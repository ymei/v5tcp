==> flow/design.v <==
`timescale 1ns / 1ps
module dac_inter8568(reset,clk,dataa,datac,datae,datag,din,sclk,syn
    );   
input reset;
input clk;
input [15:0] dataa;
input [15:0] datac;
input [15:0] datae;
input [15:0] datag;
output din;
output sclk;
output syn;
reg [15:0] a_dac_reg;
reg [15:0] c_dac_reg;
reg [15:0] e_dac_reg;
reg [15:0] g_dac_reg;
reg [31:0] pdata;
wire over;
reg wr_reset;
wr_inter wr_inter_inst(.reset(wr_reset),.clk(clk),.data(pdata),.DIN(din),.SCLK(sclk),.SYN(syn),.over(over));
always@(posedge clk)
begin
  a_dac_reg<=dataa;
  c_dac_reg<=datac;
  e_dac_reg<=datae;
  g_dac_reg<=datag;
end
parameter s0=8'h00,s1=8'h01,s2=8'h02,s3=8'h04,
          s4=8'h08,s5=8'h10,s6=8'h20,s7=8'h40,s8=8'h80;
reg [7:0] current_state,next_state;
 always@(posedge clk or negedge reset)
 begin
 if(!reset)
	current_state<=s0;
 else
	current_state<=next_state;
 end
 always@(over,current_state)
 begin
 case(current_state)
 s0:begin if(over) next_state<=s1; else next_state<=s0;  end
 s1:begin if(over) next_state<=s2; else next_state<=s1; end
 s2:begin if(over) next_state<=s3; else next_state<=s2; end
 s3:begin if(over) next_state<=s4; else next_state<=s3; end
 s4:begin if(over) next_state<=s5; else next_state<=s4; end
 s5:begin if(over) next_state<=s6; else next_state<=s5; end
 s6:begin if(over) next_state<=s7; else next_state<=s6; end
 s7:begin if(over) next_state<=s8; else next_state<=s7; end
 s8:begin next_state<=s8; end	
 default:begin next_state<=s0; end
 endcase
 end
 always@(posedge clk)
 begin
 case(next_state)
 s0:begin wr_reset<=1'b1; pdata<=32'h0a000000; end   
 s1:begin wr_reset<=1'b1; pdata<=32'h07000000; end   
 s2:begin wr_reset<=1'b1; pdata<=32'h090a0000; end   
 s3:begin wr_reset<=1'b1; pdata<=32'h040002AA; end   
 s4:begin wr_reset<=1'b1; pdata<={12'h030,a_dac_reg,4'h0}; end   
 s5:begin wr_reset<=1'b1; pdata<={12'h032,c_dac_reg,4'h0}; end   
 s6:begin wr_reset<=1'b1; pdata<={12'h034,e_dac_reg,4'h0}; end   
 s7:begin wr_reset<=1'b1; pdata<={12'h036,g_dac_reg,4'h0}; end   
 s8:begin wr_reset<=1'b0; pdata<=32'h0a000000; end
 default:begin wr_reset<=1'b1; pdata<=32'h0a000000; end
 endcase
 end
endmodule
`timescale 1ns / 1ps
module wr_inter(reset,clk,data,DIN,SCLK,SYN,over
    );
 input reset;
 input clk;
 input [31:0] data;
 output reg DIN;
 output reg SCLK;
 output reg SYN;
 output reg over;
 reg [5:0] cnt;
 reg [31:0] data_buf;
 parameter s0=4'b0000,s1=4'b0001,s2=4'b0010,s3=4'b0100,s4=4'b1000;
 reg [3:0] current_state,next_state;
 always@(posedge clk or negedge reset)
 begin
 if(!reset)
	current_state<=s0;
 else
	current_state<=next_state;
 end
 always@(cnt,current_state)
 begin
 case(current_state)
 s0:begin next_state<=s1; end
 s1:begin next_state<=s2; end
 s2:begin if(cnt>6'h20) next_state<=s4; else next_state<=s3; end
 s3:begin next_state<=s2; end
 s4:begin next_state<=s0; end
 default:begin next_state<=s0; end
 endcase
 end
 always@(posedge clk)
 begin
 case(next_state)
 s0:begin cnt<=6'h00; data_buf<=32'h0a000000; DIN<=1'b0; SCLK<=1'b1; SYN<=1'b1; over<=1'b0; end
 s1:begin cnt<=6'h00; data_buf<=data; DIN<=1'b0; SCLK<=1'b1; SYN<=1'b0; over<=1'b0; end
 s2:begin cnt<=cnt+1'b1; data_buf<=data_buf; DIN<=data_buf[31]; SCLK<=1'b1; SYN<=1'b0; over<=1'b0; end
 s3:begin cnt<=cnt; data_buf<=data_buf<<1; DIN<=DIN; SCLK<=1'b0; SYN<=1'b0; over<=1'b0; end
 s4:begin cnt<=6'h00; data_buf<=32'h00000000; DIN<=1'b0; SCLK<=1'b1; SYN<=1'b1; over<=1'b1; end
 default:begin cnt<=6'h00; data_buf<=32'h0a000000; DIN<=1'b0; SCLK<=1'b1; SYN<=1'b1; over<=1'b0; end
 endcase
 end
endmodule
* Reports on dac_inter8568
What the tools print for dac_inter8568, step after step. Line numbers count from 1 in the design file above. Cell names lack the library's common part. A cell with - has no value.
Inputs: design top dac_inter8568, clock port clk, library sky130hd, timing corner tt_025C_1v80

* Word-level counts
Counts by Yosys on the flattened word-level netlist (proc, flatten, opt, wreduce; memories kept). Register bits leave out memories and registers merged into their read ports (data or address). Print and check cells are left out. Cells with the same type and inputs are merged into one.
Operators by class: order comparisons 1, div/mod/pow operators 0, reduce/logical cells 4, multiplexer cells 19, eq/ne operators 23, multiply operators 0, shifts and indexed selects 0, add/sub/neg operators 1, bitwise logic cells 0
Operators by type and width (count):
- case mux 28 bit (select 7 bit) | 1
- case mux 32 bit (select 4 bit) | 1
- case mux 8 bit (select 9 bit) | 1
- == test 8 x 1 -> 1 bit with constant B | 2
- == test 8 x 2 -> 1 bit with constant B | 2
- == test 8 x 3 -> 1 bit with constant B | 2
- == test 8 x 4 -> 1 bit with constant B | 2
- == test 8 x 5 -> 1 bit with constant B | 2
- == test 8 x 6 -> 1 bit with constant B | 2
- == test 8 x 7 -> 1 bit with constant B | 2
- == test 8 bit with constant B | 2
- case mux 6 bit (select 2 bit) | 1
- case mux 4 bit (select 3 bit) | 1
- == test 4 x 1 -> 1 bit with constant B | 2
- == test 4 x 2 -> 1 bit with constant B | 2
- == test 4 x 3 -> 1 bit with constant B | 2
- zero test 8 bit | 1
- 2-to-1 mux 8 bit | 1
- 2-to-1 mux 4 bit | 2
- 2-to-1 mux 7 bit | 1
- adder 6 x 1 -> 6 bit with constant B | 1
- > comparator 6 bit with constant B | 1
- 2-to-1 mux 6 bit | 1
- 2-to-1 mux 5 bit | 1
- 2-to-1 mux 1 bit | 5
- == test 4 bit with constant B | 1
- zero test 4 bit | 1
- OR reduction 3 bit | 1
Not listed: further kinds 4, cells in them 4.
Word-level totals: RAM bits 0, clocked read ports x word width 0, flip-flop bits (word level) 147, output and inout bits 3, input port bits 66, elaborated cells 62, memories kept 0, bits in latches 0, ROM bits 0

* Logic depth
Yosys ltp: most cells in a row. Word level: on the elaborated netlist, between registers, memories and ports. Mapped: between sequential cells and ports; inverters and the memories' decode and read muxes count.
Logic depth: word-level depth 6, ABC_AREA 0, mapped depth 8, gate-level depth less buffers 6

* Netlist
Yosys stat after the flow's synthesis: flattened, memories mapped to cells. It holds for the ABC_AREA given above (unset counts as 0); a run with the other value may have another netlist. Totals and module areas in this step are rounded.
Synthesis totals: mapped area 0.0049 mm², standard cells after synthesis 379, buffer cells 27, area of sequential cells 0.0033 mm², flip-flops 143
Cells by type:
- dfxtp_1 | count 91, total area 1.82E+03 µm²
- edfxtp_1 | count 38, total area 1.14E+03 µm²
- dfrtp_1 | count 12, total area 300.288 µm²
- a22o_1 | count 20, total area 175.168 µm²
- o21ai_0 | count 25, total area 125.12 µm²
- a221o_2 | count 7, total area 78.826 µm²
- a21oi_1 | count 15, total area 75.072 µm²
- nor2_1 | count 17, total area 63.811 µm²
- a211o_1 | count 7, total area 61.309 µm²
- mux2_2 | count 5, total area 56.304 µm²
- dfstp_2 | count 2, total area 52.55 µm²
- and3_1 | count 8, total area 50.048 µm²
- a22oi_1 | count 6, total area 45.043 µm²
- buf_2 | count 9, total area 45.043 µm²
- clkbuf_1 | count 12, total area 45.043 µm²
- nand3_1 | count 9, total area 45.043 µm²
- a221oi_1 | count 5, total area 43.792 µm²
- nor2b_1 | count 7, total area 43.792 µm²
Not listed: further types 33, cells in them 84. By module: a second synthesis without flattening, with its own total; a netlist apart from the flattened one above.
Unflattened totals: cell total of the unflattened synthesis 374, area (unflattened synthesis) 0.005 mm²
Each row is one instance without its submodules.
Modules:
- dac_inter8568 | area 0.003 mm², times used 1, seq. area 0.002 mm², cells 254
- wr_inter | area 0.002 mm², times used 1, seq. area 0.0014 mm², cells 120

* Path before layout
OpenSTA on the mapped netlist: ideal clock, no wires. The path of least setup slack (recovery checks aside). Input and output delay are each 20% of the period. Register names are those of the netlist, which keeps one name where synthesis merged equal registers.
Timing path post-synthesis: kind reg2reg, start point register wr_inter_inst.cnt[0], end point register wr_inter_inst.DIN, stages 9, path buffers 2, path delay 1930 ps, setup slack 920 ps, setup time 272 ps, arrival time 1658 ps, time at the first pin 0 ps, clock period 2850 ps, required time 2578 ps, period reached after synthesis 1930 ps
"path delay" = arrival - input delay + setup time. "stages": output pins that drive a net of the path, with the launching flip-flop's if there is one; two outputs of one cell count as two. "period reached after synthesis" = period - worst setup slack (recovery checks aside). The figure is calculated, with input and output delays left at 20% of the set period. Between the ends stands the longest chain of elaborated cells between them, by number of cells; it is not shown to be the way that was timed. Of several equally long chains one is given. Each line given opens the expression or statement behind the cell; cells for indexed reads and writes are added by Yosys, which also makes memories of some case tables. At most two assigning lines are given for a register; there are more. The path ends at the enable pin of a flip-flop; only ways to that pin are counted.
Between the ends, post-synthesis: path through edfxtp_1 inv_1 ha_1 inv_1 o41ai_1 and2_1 clkbuf_1 buf_2 inv_1, cells in the longest elaborated chain 4, elaborated cells between the ends (all ways) 4, RTL lines with such cells 3, classes of those cells compare (1); eq/ne (1); mux (2)
RTL lines, path post-synthesis:
- start, declared | RTL line 79 | reg [5:0] cnt;
- start, assigned | RTL line 104 | s0:begin cnt<=6'h00; data_buf<=32'h0a000000; DIN<=1'b0; SCLK<=1'b1; SYN<=1'b1; over<=1'b0; end
- start, assigned | RTL line 105 | s1:begin cnt<=6'h00; data_buf<=data; DIN<=1'b0; SCLK<=1'b1; SYN<=1'b0; over<=1'b0; end
- > comparator 6 bit | RTL line 95 | s2:begin if(cnt>6'h20) next_state<=s4; else next_state<=s3; end
- 2-to-1 mux 4 bit | RTL line 95
- case mux 4 bit (select 3 bit) | RTL line 92 | case(current_state)
- == test 4 x 3 -> 1 bit | RTL line 103 | case(next_state)
- end, assigned | RTL line 104
- end, assigned | RTL line 105
- end, declared | RTL line 75 | output reg DIN;

* Path in the finished layout
From the final timing report of job 1: the path of least setup slack in the routed layout; clock arrival at registers is part of the times. The path's times are printed in steps of 10 ps; the period is the one set.
Timing path after layout: kind reg2reg, start point register wr_inter_inst.over, end point register pdata[27], clock period 4100 ps, required time 4480 ps, time at the first pin 510 ps, stages 6, arrival time 2610 ps, setup time 120 ps, path buffers 1, setup slack 1870 ps
Between the ends stands the longest chain of elaborated cells between them, by number of cells; it is not shown to be the way that was timed. Of several equally long chains one is given. At most two assigning lines are given for a register; there are more.
Between the ends, after layout: path through dfxtp_1 buf_4 mux2_2 nand4bb_2 o21bai_1 nor3_1, cells in the longest elaborated chain 4, elaborated cells between the ends (all ways) 17, RTL lines with such cells 10, classes of those cells eq/ne (7); mux (10)
RTL lines, path after layout:
- start, declared | RTL line 78 | output reg over;
- start, assigned | RTL line 104 | s0:begin cnt<=6'h00; data_buf<=32'h0a000000; DIN<=1'b0; SCLK<=1'b1; SYN<=1'b1; over<=1'b0; end
- start, assigned | RTL line 105 | s1:begin cnt<=6'h00; data_buf<=data; DIN<=1'b0; SCLK<=1'b1; SYN<=1'b0; over<=1'b0; end
- 2-to-1 mux 8 bit | RTL line 48 | s7:begin if(over) next_state<=s8; else next_state<=s7; end
- case mux 8 bit (select 9 bit) | RTL line 40 | case(current_state)
- == test 8 x 7 -> 1 bit | RTL line 55 | case(next_state)
- case mux 28 bit (select 7 bit) | RTL line 55
- end, assigned | RTL line 56 | s0:begin wr_reset<=1'b1; pdata<=32'h0a000000; end
- end, assigned | RTL line 57 | s1:begin wr_reset<=1'b1; pdata<=32'h07000000; end

Data sheet: physical implementation of dac_inter8568

Top module dac_inter8568; platform sky130hd; tools Yosys and OpenROAD; 2 stored runs in no particular order. Input and output delays are each 20% of the period that was set; the output load is 0.01 pF.
"period achieved" means the clock period less the worst setup slack. The figure is calculated, with input and output delays left at 20% of the set period.
"time used up by the worst setup path" means the part of the period allowed to the worst setup path (the constraints hold back 20% at inputs and 20% at outputs) less its slack; where the path has registers, the arrival times of their clocks count too.
"power consumption": no workload was simulated; the value follows from the tool's default switching activity.
"time used up by the worst setup path" is given in steps of 10 ps.
The results are shown rounded.

* Job 1 | settings: period_ns 4.1; CORE_UTILIZATION 49; SETUP_SLACK_MARGIN 0.37; TNS_END_PERCENT 75; CTS_CLUSTER_SIZE 86; CTS_CLUSTER_DIAMETER 170; SLEW_MARGIN 40; CAP_MARGIN 20; CORE_MARGIN 2 | results: cell area after synthesis 0.0049 mm²; die outline area 0.011 mm²; standard-cell area of the final layout 0.0062 mm²; final design utilization 64%; lowest setup slack 1900 ps; summed negative setup slack 0 ps; power consumption 0.003 W; period achieved 2229 ps; time used up by the worst setup path 2230 ps; type of the worst setup path reg2reg
* Job 2 | settings: period_ns 2.42; CORE_UTILIZATION 50; CAP_MARGIN 20; CORE_MARGIN 2; SLEW_MARGIN 20 | results: cell area after synthesis 0.0049 mm²; die outline area 0.011 mm²; standard-cell area of the final layout 0.0063 mm²; final design utilization 66%; lowest setup slack 350 ps; summed negative setup slack 0 ps; power consumption 0.0052 W; period achieved 2066 ps; time used up by the worst setup path 2070 ps; type of the worst setup path reg2reg
